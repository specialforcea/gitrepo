==> flow/design.v <==
module Gen_CLK(
CLOCK_50,
RESET_N,
REFCLK,
refSCLK
);
input CLOCK_50;
input RESET_N;
output REFCLK;
output refSCLK;
reg CLKreg;
reg [11:0]count;
always@( posedge CLOCK_50 or negedge RESET_N)begin	
	if ( RESET_N == 1'b0)begin
		CLKreg <= 1'b0;
		count <= 12'b0;
	end else begin
	if (count == 12'd1000) begin
		count <= 12'b0;
		CLKreg <= ~CLKreg;
	end else begin
		count <= count + 1'b1;
	end
	end
end
assign refSCLK = REFCLK;
assign REFCLK = CLKreg;
endmodule
=== From RTL to reports: Gen_CLK ===
Tool output for the design above, in the order of the flow.
Lines are those of the file above, counted from 1.
A cell with -- has no value.

* Top module: Gen_CLK
* Clock port: CLOCK_50
* Library: sky130hd
* Library corner: tt_025C_1v80

=== Word level ===
Yosys after proc, flatten, opt, wreduce and memory -nomap, before mapping. Enables and synchronous resets that opt folds into registers are not counted as muxes. Memory bits, and registers merged into a memory's read port (data or address), are not among the register bits. Print and check cells are not counted. Equal cells are merged and count once.

* Bitwise logic cells: 1
* Add/sub/neg operators: 1
* Reductions and logical operators: 0
* Equal/unequal tests: 1
* Multipliers: 0
* Div/mod/pow operators: 0
* Mux-type cells: 1
* Shift operators: 0
* Order comparisons: 0

{| class="wikitable"
|+ Operators by type and width
! kind !! number
|-
| adder 12 x 1 -> 12 bit (second input constant) || 1
|-
| == test 12 x 10 -> 1 bit (second input constant) || 1
|-
| two-way mux 12 bit || 1
|-
| inverter 1 bit || 1
|}

* Memories: 0
* Input bits: 2
* Bits in latches: 0
* Flip-flop bits (word level): 13
* Clocked read ports x word width: 0
* Bits in read-only memories: 0
* Bits in writable memories: 0

=== Logic depth ===
Yosys ltp: most cells in a row. Word level: on the elaborated netlist, between registers, memories and ports. Mapped: between sequential cells and ports; inverters and the memories' decode and read muxes count.

* Depth in word-level cells: 2
* ABC_AREA: 0
* Depth in mapped cells: 5
* Mapped depth without buffers: 5

=== After synthesis ===
Source: synth_stat.txt of the flow (Yosys; design flattened, memories mapped). It holds for the ABC_AREA given above (unset counts as 0); a run with the other value may have another netlist.

{| class="wikitable"
|+ Cells by type
! cell type !! number !! area in all (µm²)
|-
| sky130_fd_sc_hd__dfrtp_1 || 13 || 325.312
|-
| sky130_fd_sc_hd__xnor2_1 || 3 || 26.275
|-
| sky130_fd_sc_hd__xor2_1 || 3 || 26.275
|-
| sky130_fd_sc_hd__ha_1 || 2 || 25.024
|-
| sky130_fd_sc_hd__nand3_1 || 5 || 25.024
|-
| sky130_fd_sc_hd__inv_1 || 6 || 22.522
|-
| sky130_fd_sc_hd__nand4_1 || 3 || 18.768
|-
| sky130_fd_sc_hd__nor2_1 || 5 || 18.768
|-
| sky130_fd_sc_hd__nor3_4 || 1 || 16.266
|-
| sky130_fd_sc_hd__a21oi_1 || 3 || 15.014
|-
| sky130_fd_sc_hd__o21ai_0 || 3 || 15.014
|-
| sky130_fd_sc_hd__or3_1 || 2 || 12.512
|-
| sky130_fd_sc_hd__or4_4 || 1 || 11.261
|-
| sky130_fd_sc_hd__a21bo_2 || 1 || 10.01
|-
| sky130_fd_sc_hd__nor3_1 || 2 || 10.01
|-
| sky130_fd_sc_hd__or4b_2 || 1 || 10.01
|-
| sky130_fd_sc_hd__and4_1 || 1 || 8.758
|-
| sky130_fd_sc_hd__o221ai_1 || 1 || 8.758
|}

Other cell types: 8; their cells: 8.

* Flip-flops: 13
* Chip area (Yosys): 0.0006606 mm²
* Cell count: 64

=== Worst setup path after synthesis ===
Source: OpenSTA report_checks on the synthesized netlist (no wires, ideal clock, input and output delay 20% of the period each), path of least setup slack; recovery checks are left aside. Register names are those of the netlist, which keeps one name where synthesis merged equal registers.

* Path type: register to register
* Start: register count[0]
* End: register count[8]
* Slack: 0.178 ns
* Library setup time: 0.090 ns
* Arrival: 1.432 ns
* Stages: 5
* Period: 1.7 ns
* Delay of the path: 1.522 ns
* Path buffers: 0
* Synthesis period reached: 1.522 ns

"delay of the path" = arrival - input delay + setup time.
"stages": output pins that drive a net of the path, with the launching flip-flop's if there is one; two outputs of one cell count as two.
"synthesis period reached" is the clock period less the worst setup slack; recovery checks do not enter. This is arithmetic on one report: input and output delays are still those of the set period (20% each).
The rows between start and end are the longest chain of elaborated cells between them; the timing report does not say that the signal goes this way. Where chains are equally long, one stands for them.
Each line given opens the expression or statement behind the cell; cells for indexed reads and writes are added by Yosys, which also makes memories of some case tables.
A register here has more assigning lines than the two given.

* Cell sequence: sky130_fd_sc_hd__dfrtp_1 -> sky130_fd_sc_hd__ha_1 -> sky130_fd_sc_hd__nand4_1 -> sky130_fd_sc_hd__or4b_2 -> sky130_fd_sc_hd__o221ai_1
* Length of the longest elaborated chain: 2
* Elaborated cells on any way between the ends: 3
* Classes of those cells: 1 x add/sub; 1 x eq/ne; 1 x mux

{| class="wikitable"
|+ RTL lines, path after synthesis
! element !! line !! text
|-
| from (decl) || 12 || <nowiki>reg [11:0]count;</nowiki>
|-
| from (assign) || 16 || <nowiki>count <= 12'b0;</nowiki>
|-
| from (assign) || 22 || <nowiki>count <= count + 1'b1;</nowiki>
|-
| adder 12 x 1 -> 12 bit || 22 ||
|-
| two-way mux 12 bit || 18 || <nowiki>if (count == 12'd1000) begin</nowiki>
|-
| to (assign) || 19 || <nowiki>count <= 12'b0;</nowiki>
|-
| to (assign) || 22 ||
|-
| to (decl) || 12 ||
|}

=== Worst path after layout ===
From the final timing report of flow run 1: the path of least setup slack in the routed layout; clock arrival at registers is part of the times.

* Path type: register to register
* Start: register count[0]
* End: register count[8]
* Arrival: 1.85 ns
* Slack: 0.32 ns
* Period: 2.02 ns
* Library setup time: 0.09 ns
* Path buffers: 0
* Stages: 5

The rows between start and end are the longest chain of elaborated cells between them; the timing report does not say that the signal goes this way. Where chains are equally long, one stands for them.
A register here has more assigning lines than the two given.

* Cell sequence: sky130_fd_sc_hd__dfrtp_1 -> sky130_fd_sc_hd__ha_1 -> sky130_fd_sc_hd__nand4_1 -> sky130_fd_sc_hd__or4b_2 -> sky130_fd_sc_hd__o221ai_1
* Length of the longest elaborated chain: 2
* Elaborated cells on any way between the ends: 3
* Classes of those cells: 1 x add/sub; 1 x eq/ne; 1 x mux

{| class="wikitable"
|+ RTL lines, path post-layout
! element !! line !! text
|-
| from (decl) || 12 || <nowiki>reg [11:0]count;</nowiki>
|-
| from (assign) || 16 || <nowiki>count <= 12'b0;</nowiki>
|-
| from (assign) || 22 || <nowiki>count <= count + 1'b1;</nowiki>
|-
| adder 12 x 1 -> 12 bit || 22 ||
|-
| two-way mux 12 bit || 18 || <nowiki>if (count == 12'd1000) begin</nowiki>
|-
| to (assign) || 19 || <nowiki>count <= 12'b0;</nowiki>
|-
| to (assign) || 22 ||
|-
| to (decl) || 12 ||
|}

Design Gen_CLK on sky130hd. What follows are 2 stored runs of the flow, each under its own settings; their order means nothing. The constraints put input and output delay at 20% of the set period each and load the outputs with 0.01 pF.
"reached clock period" is the run's clock period less its worst setup slack. It is reckoned from that one timing run; input and output delays stay at 20% of the period that was set.
"worst path time": the worst setup path's part of the clock period (all of it between registers, 20% less for each end at a port) less its slack. A launch clock that arrives late makes it longer, a capture clock that arrives late makes it shorter.
"total design power" rests on the timing tool's default activity at the inputs, not on a simulated workload.

=== Flow run 1 ===
{| class="wikitable"
! Setting !! Value
|-
| period_ns || 2.02
|-
| CORE_UTILIZATION || 19
|-
| SETUP_SLACK_MARGIN || -0.18
|-
| PLACE_DENSITY_LB_ADDON || 0.24
|-
| CORE_ASPECT_RATIO || 0.77
|-
| TNS_END_PERCENT || 70
|-
| GPL_TIMING_DRIVEN || 0
|-
| GPL_ROUTABILITY_DRIVEN || 1
|-
| CAP_MARGIN || 25
|-
| SLEW_MARGIN || 30
|-
| MIN_ROUTING_LAYER || met1
|-
| CORE_MARGIN || 2
|-
! Result !! Value
|-
| Synthesized cell area || 0.0006606 mm²
|-
| Die footprint || 0.0039687 mm²
|-
| Standard-cell area of the final layout || 0.0007858 mm²
|-
| Post-layout utilization || 24.1%
|-
| Worst setup slack after layout || 0.323 ns
|-
| Total negative setup slack || 0.000 ns
|-
| Lowest hold slack || 0.471 ns
|-
| Total design power || 495.4 uW
|-
| Reached clock period || 1.697 ns
|-
| Worst path time || 1.70 ns
|-
| Type of the worst setup path || register to register
|}

=== Flow run 2 ===
{| class="wikitable"
! Setting !! Value
|-
| period_ns || 2.38
|-
| CORE_UTILIZATION || 56
|-
| SETUP_SLACK_MARGIN || 0.59
|-
| PLACE_DENSITY_LB_ADDON || 0.28
|-
| CORE_ASPECT_RATIO || 1.24
|-
| CELL_PAD_IN_SITES_DETAIL_PLACEMENT || 1
|-
| TNS_END_PERCENT || 50
|-
| ABC_AREA || 0
|-
| GPL_TIMING_DRIVEN || 1
|-
| MAX_ROUTING_LAYER || met4
|-
| CAP_MARGIN || 20
|-
| CORE_MARGIN || 2
|-
| SLEW_MARGIN || 20
|-
! Result !! Value
|-
| Synthesized cell area || 0.0006606 mm²
|-
| Die footprint || 0.001472 mm²
|-
| Standard-cell area of the final layout || 0.0007457 mm²
|-
| Post-layout utilization || 69.5%
|-
| Worst setup slack after layout || 0.667 ns
|-
| Total negative setup slack || 0.000 ns
|-
| Lowest hold slack || 0.499 ns
|-
| Total design power || 366.3 uW
|-
| Reached clock period || 1.713 ns
|-
| Worst path time || 1.71 ns
|-
| Type of the worst setup path || register to register
|}
